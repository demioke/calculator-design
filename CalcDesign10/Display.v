==> flow/design.v <==
`timescale 1ns / 1ps
module DisplayInterface(
    input clock,
    input reset,
    input [15:0] value,
    input [3:0] points,
    output [7:0] segment,
    output reg [7:0] digit
    );
    wire [3:0] h0, h1, h2, h3;
    reg [9:0] count10;
    reg [1:0] count2;
    reg [3:0] hex_value;
    reg point_marker;
    wire [6:0] hex_pattern;
    assign h0 = value [3:0];
    assign h1 = value [7:4];
    assign h2 = value [11:8];
    assign h3 = value [15:12];
    always @ (posedge clock)
        begin
        if (reset) count10 <= 10'b0;
        else count10 <= (count10 + 10'b1);
        end
    always @ (posedge clock)
        begin
          if (reset) count2 <= 2'b0;
          else if (count10 == 10'b0) count2 <= (count2 + 2'b1);
        end
    always @ (h0, h1, h2, h3, count2)
        case (count2)
          2'b00: hex_value = h0;
          2'b01: hex_value = h1;
          2'b10: hex_value = h2;
          2'b11: hex_value = h3;
        endcase
    always @ (count2)
        case (count2)
          2'b00: digit = 8'b11111110;
          2'b01: digit = 8'b11111101;
          2'b10: digit = 8'b11111011;
          2'b11: digit = 8'b11110111;
        endcase
    always @ (points, count2)
        case (count2)
          2'b00: point_marker = points[0];
          2'b01: point_marker = points[1];
          2'b10: point_marker = points[2];
          2'b11: point_marker = points[3];
        endcase
    hex2seg part_seg(.number(hex_value), .pattern(hex_pattern));
    assign segment = {hex_pattern, ~(point_marker)};
endmodule
module hex2seg (
   input [3:0] number,            
   output reg [6:0] pattern );    
   always @ (number)
      case(number)
         4'h0:  pattern = 7'b0000001;   
         4'h1:  pattern = 7'b1001111;   
         4'h2:  pattern = 7'b0010010;
         4'h3:  pattern = 7'b0000110;
         4'h4:  pattern = 7'b1001100;
         4'h5:  pattern = 7'b0100100;
         4'h6:  pattern = 7'b0100000;
         4'h7:  pattern = 7'b0001111;
         4'h8:  pattern = 7'b0000000;
         4'h9:  pattern = 7'b0000100;
         4'hA:  pattern = 7'b0001000;
         4'hB:  pattern = 7'b1100000;
         4'hC:  pattern = 7'b0110001;
         4'hD:  pattern = 7'b1000010;
         4'hE:  pattern = 7'b0110000;
         4'hF:  pattern = 7'b0111000;   
      endcase   
endmodule 
Step by step through the tools: DisplayInterface
What the tools print for DisplayInterface, step after step. Line numbers count from 1 in the design file above. Cell names lack the library's common part. Not given: --

Top: DisplayInterface. Clock port: clock. Standard-cell library: sky130hd. Corner: tt_025C_1v80.

Word level
Counts by Yosys on the flattened word-level netlist (proc, flatten, opt, wreduce; memories kept). Register bits leave out memories and registers merged into their read ports (data or address); mux counts leave out enables and synchronous resets folded into registers. Print and check cells are left out. Cells with the same type and inputs are merged into one. Yosys's memory passes give these memory sizes; they may raise the number of words (mostly to a power of two), join words into wider ones and drop unused or constant bits.

For cells after elaboration the number is 14. Under flip-flop bits (word level) stands 12. Under bits of input ports stands 22. ROM bits: 112. For output and inout bits the number is 16. Under memory cells stands 1.

Under $add $sub $neg stands 2. The entry for bitwise operators reads 1. Muxes and demuxes: 3. For reduce/logical cells the number is 2. Equality and inequality tests: 3.

Memories: (no name shown) (words 16, width 7, rd ports 1, write ports 0, line 58) `case(number)`.

Operators with widths (count): case mux 8 bit (select 4 bit) (1); case mux 4 bit (select 4 bit) (1); adder 10 x 1 -> 10 bit with constant B (1); zero test 10 bit (1); == test 2 bit with constant B (2); case mux 1 bit (select 4 bit) (1); adder 2 x 1 -> 2 bit with constant B (1); == test 2 x 1 -> 1 bit with constant B (1); zero test 2 bit (1); NOT 1 bit (1).

Logic depth
Yosys ltp: most cells in a row. Word level: on the elaborated netlist, between registers, memories and ports. Mapped: between sequential cells and ports; inverters and the memories' decode and read muxes count.

For depth after elaboration the number is 3. For ABC_AREA the number is 0. For gate-level depth with buffers the number is 8. The figure for mapped depth without buffers is 8.

Netlist
Source: synth_stat.txt of the flow (Yosys; design flattened, memories mapped). It holds for the ABC_AREA given above (unset counts as 0); a run with the other value may have another netlist.

Under cells in the netlist stands 117. For buffers the number is 7. Flip-flop cells: 12. Under mapped area stands 999.7 µm². The entry for area of sequential cells reads 240.2 µm².

Cell types: dfxtp_1 (count 12, area in all 240.23 µm²); ha_1 (count 12, area in all 150.144 µm²); mux2i_1 (count 8, area in all 80.077 µm²); xor2_1 (count 6, area in all 52.55 µm²); inv_1 (count 13, area in all 48.797 µm²); nor2_1 (count 13, area in all 48.797 µm²); a222oi_1 (count 4, area in all 40.038 µm²); xnor2_1 (count 4, area in all 35.034 µm²); buf_4 (count 4, area in all 30.029 µm²); nor2b_1 (count 4, area in all 25.024 µm²); buf_6 (count 2, area in all 22.522 µm²); a21oi_1 (count 4, area in all 20.019 µm²); nand2_1 (count 5, area in all 18.768 µm²); nand4_1 (count 3, area in all 18.768 µm²); o22ai_1 (count 3, area in all 18.768 µm²); mux2_4 (count 1, area in all 15.014 µm²); nand3_1 (count 3, area in all 15.014 µm²); a211oi_2 (count 1, area in all 12.512 µm²).

Not listed: further types 14, cells in them 15. The figures by module come from a second, unflattened synthesis with its own total; it is not the netlist above.

For cell total of the unflattened synthesis the number is 123. Area (unflattened synthesis): 999.7 µm².

Rows give one instance, submodules left out.

Modules: DisplayInterface (sequential area 240.2 µm², instances 1, area 730.7 µm², cells 90); hex2seg (sequential area 0.0 µm², instances 1, area 269.0 µm², cells 33).

Worst setup path after synthesis
OpenSTA on the mapped netlist: ideal clock, no wires. The path of least setup slack (recovery checks aside). Input and output delay are each 20% of the period. Register names are those of the netlist, which keeps one name where synthesis merged equal registers.

Kind: input -> output. From: input value[13]. To: output segment[2]. The entry for time at the first pin reads 0.716 ns. The entry for delay of the path reads 1.140 ns. External input delay: 0.716 ns. The entry for arrival time reads 1.856 ns. The figure for stages is 6. Under slack stands 1.008 ns. For clock period the number is 3.58 ns. Under buffers on the path stands 0. Required time: 2.864 ns. Under output delay stands 0.716 ns. The figure for synthesis period reached is 2.572 ns.

"delay of the path" is the arrival time less input delay plus setup time. A path that ends at an output port has no setup time. "stages" counts driving pins, that of a launching flip-flop among them; a cell with two outputs on the path counts twice. "synthesis period reached" is the clock period less the worst setup slack; recovery checks do not enter. This is arithmetic on one report: input and output delays are still those of the set period (20% each). Between the ends stands the longest chain of elaborated cells between them, by number of cells; it is not shown to be the way that was timed. Of several equally long chains one is given. Each line given opens the expression or statement behind the cell; cells for indexed reads and writes are added by Yosys, which also makes memories of some case tables. A memory read counts as a cell of the chain, while the word-level depth stops at memories.

Path through: a222oi_1 > a21oi_1 > inv_1 > ha_1 > mux2i_1 > o22ai_1. Under cells in the longest elaborated chain stands 2. Under elaborated cells on any way between the ends stands 2. The figure for source lines of those cells is 2. Classes of those cells: 1 x mux; 1 x memory.

RTL lines, path post-synthesis: start, declared (line 5) `input [15:0] value,`; case mux 4 bit (select 4 bit) (line 31) `case (count2)`; memory (16 x 7 bit) (line 58) `case(number)`; end, declared (line 7) `output [7:0] segment,`.

Timing after layout
From the final timing report of flow run 2: the path of least setup slack in the routed layout; clock arrival at registers is part of the times.

Kind: register -> output. From: register count2[1]. To: output segment[4]. Required time: 1.36 ns. For clock period the number is 1.7 ns. Under output delay stands 0.34 ns. Under slack stands -0.87 ns. The entry for arrival time reads 2.23 ns. The figure for stages is 9. The entry for time at the first pin reads 0.24 ns. Under buffers on the path stands 1.

Between the ends stands the longest chain of elaborated cells between them, by number of cells; it is not shown to be the way that was timed. Of several equally long chains one is given. A memory read counts as a cell of the chain, while the word-level depth stops at memories.

Path through: dfxtp_4 > inv_4 > ha_4 > a222oi_1 > a21oi_1 > ha_2 > mux2i_1 > mux2i_1 > buf_2. Under cells in the longest elaborated chain stands 3. Under elaborated cells on any way between the ends stands 6. Classes of those cells: 3 x eq/ne; 1 x mux; 1 x reduce/logical; 1 x memory.

RTL lines, path post-layout: start, declared (line 12) `reg [1:0] count2;`; start, assigned (line 27) `if (reset) count2 <= 2'b0;`; start, assigned (line 28) `else if (count10 == 10'b0) count2 <= (count2 + 2'b1);`; == test 2 bit (line 31) `case (count2)`; case mux 4 bit (select 4 bit) (line 31); memory (16 x 7 bit) (line 58) `case(number)`; end, declared (line 7) `output [7:0] segment,`.

Lab notebook: DisplayInterface

Measured results for DisplayInterface: 2 stored runs of the Yosys and OpenROAD flow on sky130hd. The settings differ; the order carries no meaning. The constraints put input and output delay at 20% of the set period each and load the outputs with 0.01 pF. "reached clock period": clock period set for the run, less the worst setup slack. It is reckoned from that one timing run; input and output delays stay at 20% of the period that was set. "critical path time" means the part of the period allowed to the worst setup path (the constraints hold back 20% at inputs and 20% at outputs) less its slack; where the path has registers, the arrival times of their clocks count too. By "total design power" is meant OpenSTA's value without simulated activity: inputs other than the clock are taken to toggle once in ten clock periods, and the tool carries that through the logic.

Files of flow run 1:
==> flow/run.sh <==
#!/bin/bash
# the make line also repeats the synthesis and layout settings of config.mk as NAME=value (left out here)
make -C /OpenROAD-flow-scripts/flow DESIGN_CONFIG=/design/flow/config.mk WORK_HOME=/design/flow/orfs CLKGATE_MAP_FILE= finish
==> flow/config.mk <==
export PLATFORM = sky130hd
export DESIGN_NAME = DisplayInterface
export DESIGN_NICKNAME = DisplayInterface
export VERILOG_FILES = /design/flow/design.v
export SDC_FILE = /design/flow/constraint.sdc
export NUM_CORES = 4
export LEC_CHECK = 0
export CAP_MARGIN = 20
export CELL_PAD_IN_SITES_DETAIL_PLACEMENT = 2
export CORE_MARGIN = 2
export CORE_UTILIZATION = 38
export CTS_CLUSTER_DIAMETER = 60
export CTS_CLUSTER_SIZE = 75
export MAX_ROUTING_LAYER = met5
export PLACE_DENSITY_LB_ADDON = 0.19
export SETUP_SLACK_MARGIN = 0.6
export SLEW_MARGIN = 20
export TNS_END_PERCENT = 10
==> flow/constraint.sdc <==
create_clock -name core_clock -period 2.79 [get_ports {clock}]
set_input_delay 0.5580 -clock core_clock [delete_from_list [all_inputs] [get_ports {clock}]]
set_output_delay 0.5580 -clock core_clock [all_outputs]
set_load 0.01 [all_outputs]

Outcome of flow run 1: no results, placement failed with DPL-0033.

Files of flow run 2:
==> flow/run.sh <==
#!/bin/bash
# the make line also repeats the synthesis and layout settings of config.mk as NAME=value (left out here)
make -C /OpenROAD-flow-scripts/flow DESIGN_CONFIG=/design/flow/config.mk WORK_HOME=/design/flow/orfs CLKGATE_MAP_FILE= finish
==> flow/config.mk <==
export PLATFORM = sky130hd
export DESIGN_NAME = DisplayInterface
export DESIGN_NICKNAME = DisplayInterface
export VERILOG_FILES = /design/flow/design.v
export SDC_FILE = /design/flow/constraint.sdc
export NUM_CORES = 4
export LEC_CHECK = 0
export ABC_AREA = 0
export CAP_MARGIN = 20
export CELL_PAD_IN_SITES_DETAIL_PLACEMENT = 2
export CORE_MARGIN = 2
export CORE_UTILIZATION = 26
export MAX_ROUTING_LAYER = met4
export MIN_ROUTING_LAYER = met1
export PLACE_DENSITY_LB_ADDON = 0.11
export SETUP_SLACK_MARGIN = 0.45
export SLEW_MARGIN = 25
==> flow/constraint.sdc <==
create_clock -name core_clock -period 1.7 [get_ports {clock}]
set_input_delay 0.3400 -clock core_clock [delete_from_list [all_inputs] [get_ports {clock}]]
set_output_delay 0.3400 -clock core_clock [all_outputs]
set_load 0.01 [all_outputs]

Results of flow run 2. The cell area after synthesis is 999.7 µm². The full die area stands at 4357.3 µm². The standard-cell area after routing comes to 1712.9 µm². For the utilization the run shows 46.4%. The measured setup slack of the worst path is -0.872 ns. The total negative slack is -6.889 ns. The worst hold slack after layout stands at 0.431 ns. The total design power reads 2.052 mW. The reached clock period comes to 2.572 ns. The critical path time comes to 2.23 ns. Type of the worst setup path: register -> output.
