==> flow/design.v <==
 `timescale 1ns / 1ps
module myCalc(
    input clk,
    input rst,
    input [4:0] keycode,
    input newkey,
    output [15:0] Xdisplay,
    output LED_NEG_digit,
    output LED_OVW
    );
    localparam[4:0] KEY_CE = 5'b01100,
                    KEY_CA = 5'b00100,
                    KEY_MULTI = 5'b01001,
                    KEY_SUB = 5'b01010,
                    KEY_ADD = 5'b01011,
                    KEY_SQR = 5'b00001,
                    KEY_CH_SIGN = 5'b00010,
                    KEY_EQUALS = 5'b00011;
    reg signed [16:0] X, nextX, Y, nextY, ANS;
    reg [1:0] OP, nextOP;
    wire ADD = (OP == KEY_ADD [1:0]);
    wire SUB = (OP == KEY_SUB [1:0]);
    wire MULTI = (OP == KEY_MULTI [1:0]);        
    wire OP_T2 = (newkey && (keycode[4:2] == 3'b010) );
    wire CA = (newkey && (keycode == KEY_CA) );             
    wire CE = (newkey && (keycode == KEY_CE) );
    wire digit = (newkey && (keycode[4] == 1'b1) );
    wire EQUALS = (newkey && (keycode == KEY_EQUALS) );
    wire SQR = (newkey && (keycode == KEY_SQR) );
    wire CH_SIGN = (newkey && (keycode == KEY_CH_SIGN) );
    wire [6:0] CONTROL = {CE, CA, OP_T2, digit, EQUALS, SQR, CH_SIGN};  
    wire signed [16:0] ANS_ADD, ANS_MULTI, ANS_SUB, ANS_SQR, ANS_CH_SIGN;
    wire OVW_ADD, OVW_SUB, OVW_MULTI, OVW_SQR;
    assign {OVW_ADD, ANS_ADD} = X+Y;
    assign {OVW_SUB, ANS_SUB} = Y-X;
    assign {OVW_MULTI, ANS_MULTI} = X*Y;
    assign {OVW_SQR, ANS_SQR} = X*X;
    assign ANS_CH_SIGN = X*-1;  
    assign OVW = ( (OVW_ADD && ADD)||(OVW_SUB && SUB)||(OVW_MULTI && MULTI)||(OVW_SQR && SQR) );
	assign LED_OVW = OVW; 
    assign Xdisplay = X[15:0];
    assign LED_NEG_digit = X[16];  
    always @ (ADD, MULTI, SUB, ANS_ADD, ANS_MULTI, ANS_SUB, X)
        case({ADD, SUB, MULTI})
            3'b100: ANS = ANS_ADD;
            3'b010: ANS = ANS_SUB;
            3'b001: ANS = ANS_MULTI;
            default: ANS = X;
        endcase   
    always @ (CONTROL, X, keycode, ANS, ANS_SQR, ANS_CH_SIGN)
        casez(CONTROL)
            7'b1000000: nextX = 17'b0;
            7'b?1?????: nextX = 17'b0;
            7'b0010000: nextX = 17'b0;
            7'b0001000: nextX = {X[12:0], keycode[3:0]};  
            7'b0000100: nextX = ANS;
            7'b0000010: nextX = ANS_SQR;
            7'b0000001: nextX = ANS_CH_SIGN;
            default: nextX = X;
        endcase
    always @ (posedge clk or posedge rst)
    begin
        if(rst) X <= 17'b0;
        else X <= nextX;
    end
    always @ (OP_T2, CA, Y, X)
        case({OP_T2, CA})
            2'b00: nextY = Y;
            2'b10: nextY = X;
            default: nextY = 16'b0;
        endcase
    always @ (posedge clk or posedge rst)
      begin
          if(rst) Y <= 17'b0;
          else Y <= nextY;
      end
    always @ (OP_T2, CA, keycode, OP)
        case({OP_T2, CA})
            2'b00: nextOP = OP;
            2'b10: nextOP = keycode[1:0];
            default: nextOP = 2'b0;
        endcase
    always @ (posedge clk or posedge rst)
      begin
          if(rst) OP <= 2'b0;
          else OP <= nextOP;
      end
    endmodule
### Step by step through the tools: myCalc

Tool output for the design above, in the order of the flow.
Lines are those of the file above, counted from 1.
Operators carry their Yosys type and port widths (W data, S select, Z words).
Library cell names are shortened.
A cell with -- has no value.

| design | value |
|---|---|
| top module | myCalc |
| clock port | clk |
| cell library | sky130hd |
| timing corner | tt_025C_1v80 |

### Word-level counts

Source: Yosys, flattened and elaborated, memories not mapped. Widths are those after wreduce. Registers that Yosys merges into a memory's read port (data or address) are not register bits. Print and check cells do not count. Equal cells are merged and count once.

| cells by class | value |
|---|---|
| mux-type cells | 4 |
| add/sub/neg operators | 3 |
| equal/unequal tests | 20 |
| multipliers | 2 |
| reduce/logical cells | 18 |

Operators by type and width:

| cell | number |
|---|---|
| $mul A17 B17 Y18 | 2 |
| $pmux W17 S5 | 1 |
| $pmux W17 S3 | 1 |
| $pmux W17 S2 | 1 |
| $add A17 B17 Y18 | 1 |
| $sub A17 B17 Y18 | 1 |
| $neg A17 Y17 | 1 |
| $logic_and A1 B1 Y1 | 11 |
| $eq A5 B2 Y1 const B | 2 |
| $eq A7 B1 Y1 const B | 1 |
| $eq A7 B2 Y1 const B | 1 |
| $eq A7 B3 Y1 const B | 1 |
| $eq A7 B4 Y1 const B | 1 |
| $eq A7 B5 Y1 const B | 1 |
| $eq A7 B7 Y1 const B | 1 |
| $eq A2 B2 Y1 const B | 3 |
| $eq A3 B2 Y1 const B | 2 |
| $eq A5 B1 Y1 const B | 1 |
| $eq A5 B3 Y1 const B | 1 |
| $eq A5 B4 Y1 const B | 1 |
| $reduce_bool A5 Y1 | 1 |
| $ne A4 B1 Y1 const B | 1 |
| $pmux W2 S2 | 1 |
| $logic_or A1 B1 Y1 | 3 |
| $eq A3 B1 Y1 const B | 1 |
| $eq A3 B3 Y1 const B | 1 |
| $reduce_or A3 Y1 | 1 |
| $eq A2 B1 Y1 const B | 1 |

Not listed: further kinds 2, cells in them 2.

| storage and ports | value |
|---|---|
| register bits | 36 |
| input port bits | 8 |

### Longest topological paths

Yosys ltp: most cells in a row. Word level: on the elaborated netlist, between registers, memories and ports. Mapped: between sequential cells and ports; inverters and the memories' decode and read muxes count.

| logic depth | value |
|---|---|
| depth after elaboration | 6 |
| ABC_AREA | 0 |
| depth in mapped cells | 25 |
| mapped depth without buffers | 23 |

### Mapped cells and area

Yosys stat after the flow's synthesis: flattened, memories mapped to cells. It holds for the ABC_AREA given above (unset counts as 0); a run with the other value may have another netlist.
The area totals of this step are shown rounded.

Cell types:

| type | number | total area (sq um) |
|---|---|---|
| fa_1 | 207 | 4.14E+03 |
| ha_1 | 169 | 2.11E+03 |
| inv_1 | 355 | 1.33E+03 |
| dfrtp_1 | 36 | 900.864 |
| xnor2_1 | 68 | 595.571 |
| and2_1 | 95 | 594.32 |
| nand2_1 | 110 | 412.896 |
| nor2_1 | 105 | 394.128 |
| a21oi_1 | 49 | 245.235 |
| o21ai_0 | 46 | 230.221 |
| clkbuf_1 | 57 | 213.955 |
| a22o_1 | 24 | 210.202 |
| xor2_1 | 21 | 183.926 |
| a21o_1 | 16 | 120.115 |
| a221oi_1 | 11 | 96.342 |
| a211oi_1 | 10 | 75.072 |
| a221o_1 | 7 | 70.067 |
| nor3_1 | 14 | 70.067 |

Not listed: further types 60, cells in them 183.

| mapped netlist | value |
|---|---|
| buffer cells | 74 |
| mapped flip-flops | 36 |
| synthesis area | 0.0134 sq mm |
| sequential part of the area | 0.000901 sq mm |
| cells in the netlist | 1583 |

### Worst setup path after synthesis

Path of least setup slack by OpenSTA after synthesis, without wires, with an ideal clock, recovery checks aside; 20% of the period is set as input and as output delay. Where synthesis merged equal registers, the netlist keeps one of their names.

| path post-synthesis | value |
|---|---|
| kind | flip-flop to output port |
| start point | register X[4] |
| end point | output LED_OVW |
| external output delay | 2.240 ns |
| delay of the path | 6.096 ns |
| period | 11.2 ns |
| arrival time | 6.096 ns |
| time at the first pin | 0.000 ns |
| stages | 23 |
| setup slack | 2.864 ns |
| synthesis period reached | 8.336 ns |

"delay of the path" = arrival - input delay + setup time.
A path that ends at an output port has no setup time.
"stages" counts driving pins, that of a launching flip-flop among them; a cell with two outputs on the path counts twice.
"synthesis period reached" is the clock period less the worst setup slack; recovery checks do not enter. This is arithmetic on one report: input and output delays are still those of the set period (20% each).
Between the ends stands the longest chain of elaborated cells between them, by number of cells; it is not shown to be the way that was timed. Of several equally long chains one is given.
Each line given opens the expression or statement behind the cell; cells for indexed reads and writes are added by Yosys, which also makes memories of some case tables.

| on the way, post-synthesis | value |
|---|---|
| cells stage by stage | dfrtp_1 buf_2 clkbuf_1 clkbuf_1 nand2_1 fa_1 inv_1 fa_1 fa_1 fa_1 fa_1 inv_1 fa_1 inv_1 ha_1 nand2_1 a21oi_1 a2111oi_1 o21bai_1 a21oi_1 o21ai_0 xnor2_1 o2111ai_1 |
| length of the longest elaborated chain | 5 |
| elaborated cells between the ends (all ways) | 11 |
| RTL lines with such cells | 5 |
| those cells by class | 2 x add/sub; 2 x mul; 7 x reduce/logical |

Ends and longest elaborated chain, post-synthesis:

| what | line | RTL |
|---|---|---|
| start, declared | 19 | `reg signed [16:0] X, nextX, Y, nextY, ANS;` |
| start, assigned | 63 | `if(rst) X <= 17'b0;` |
| start, assigned | 64 | `else X <= nextX;` |
| $add A17 B17 Y18 | 34 | `assign {OVW_ADD, ANS_ADD} = X+Y;` |
| $logic_and A1 B1 Y1 | 39 | `assign OVW = ( (OVW_ADD && ADD)\|\|(OVW_SUB && SUB)\|\|(OVW_MULTI && MULTI)\|\|(OVW_SQR && SQR) );` |
| $logic_or A1 B1 Y1 x3 | 39 |  |
| end, declared | 9 | `output LED_OVW` |

### Timing after layout

From the final timing report of run 1: the path of least setup slack in the routed layout; clock arrival at registers is part of the times.

| path post-layout | value |
|---|---|
| kind | flip-flop to output port |
| start point | register X[4] |
| end point | output LED_OVW |
| external output delay | 3.08 ns |
| stages | 26 |
| setup slack | 4.59 ns |
| arrival time | 7.73 ns |
| time at the first pin | 0.29 ns |
| period | 15.4 ns |

Between the ends stands the longest chain of elaborated cells between them, by number of cells; it is not shown to be the way that was timed. Of several equally long chains one is given.

| on the way, post-layout | value |
|---|---|
| cells stage by stage | dfrtp_1 buf_4 inv_1 nor2_1 inv_1 fa_1 inv_1 fa_1 inv_1 fa_1 fa_1 inv_1 fa_1 inv_1 fa_1 inv_1 ha_1 nand2_1 a21oi_1 a2111oi_1 o21bai_1 a21oi_1 o21ai_0 xnor2_1 o2111ai_1 clkdlybuf4s50_1 |
| length of the longest elaborated chain | 5 |
| elaborated cells between the ends (all ways) | 11 |
| RTL lines with such cells | 5 |
| those cells by class | 2 x add/sub; 2 x mul; 7 x reduce/logical |

Ends and longest elaborated chain, post-layout:

| what | line | RTL |
|---|---|---|
| start, declared | 19 | `reg signed [16:0] X, nextX, Y, nextY, ANS;` |
| start, assigned | 63 | `if(rst) X <= 17'b0;` |
| start, assigned | 64 | `else X <= nextX;` |
| $add A17 B17 Y18 | 34 | `assign {OVW_ADD, ANS_ADD} = X+Y;` |
| $logic_and A1 B1 Y1 | 39 | `assign OVW = ( (OVW_ADD && ADD)\|\|(OVW_SUB && SUB)\|\|(OVW_MULTI && MULTI)\|\|(OVW_SQR && SQR) );` |
| $logic_or A1 B1 Y1 x3 | 39 |  |
| end, declared | 9 | `output LED_OVW` |

==> results <==
Below are 2 stored runs of the flow (Yosys, OpenROAD; platform sky130hd) on myCalc, each with its settings and what was measured, unordered. Constraints: input delay and output delay 20% of the set period each, output load 0.01 pF.
"achieved clock period": clock period set for the run, less the worst setup slack. It is reckoned from that one timing run; input and output delays stay at 20% of the period that was set.
By "allowed time less slack (worst setup path)" is meant the share of the clock period that the worst setup path is allowed (20% is reserved at inputs, 20% at outputs), minus its slack. Clock arrival times at its registers enter into it.
"total power of the final layout" rests on the timing tool's default activity at the inputs, not on a simulated workload.
Measured values are rounded.
A setting shown as . is not set for that run.

| item | run 1 | run 2 |
|---|---|---|
| period_ns | 15.4 | 5.37 |
| CORE_UTILIZATION | 45 | 46 |
| SETUP_SLACK_MARGIN | -0.02 | 1.53 |
| PLACE_DENSITY_LB_ADDON | 0.14 | 0.16 |
| CORE_ASPECT_RATIO | 0.75 | . |
| CELL_PAD_IN_SITES_GLOBAL_PLACEMENT | 2 | 2 |
| GPL_ROUTABILITY_DRIVEN | 1 | . |
| CTS_CLUSTER_SIZE | 82 | 52 |
| CTS_CLUSTER_DIAMETER | 337 | . |
| CAP_MARGIN | 20 | 20 |
| CORE_MARGIN | 2 | 2 |
| SLEW_MARGIN | 20 | 30 |
| CELL_PAD_IN_SITES_DETAIL_PLACEMENT | . | 0 |
| TNS_END_PERCENT | . | 85 |
| GPL_TIMING_DRIVEN | . | 1 |
| MIN_ROUTING_LAYER | . | met1 |
| chip area in the Yosys report (sq mm) | 0.0134 | 0.0134 |
| die area (sq mm) | 0.0312 | 0.0305 |
| standard-cell area after layout (sq mm) | 0.0141 | 0.0171 |
| final design utilization | 0.484 | 0.597 |
| setup slack of the worst path (ns) | 4.59 | -1.63 |
| post-route setup TNS (ns) | 0.000 | -2.70 |
| smallest hold slack (ns) | 0.566 | 0.568 |
| total power of the final layout (mW) | 0.631 | 2.12 |
| achieved clock period (ns) | 10.815 | 6.996 |
| allowed time less slack (worst setup path) (ns) | 7.73 | 5.92 |
| worst setup path kind | flip-flop to output port | flip-flop to output port |
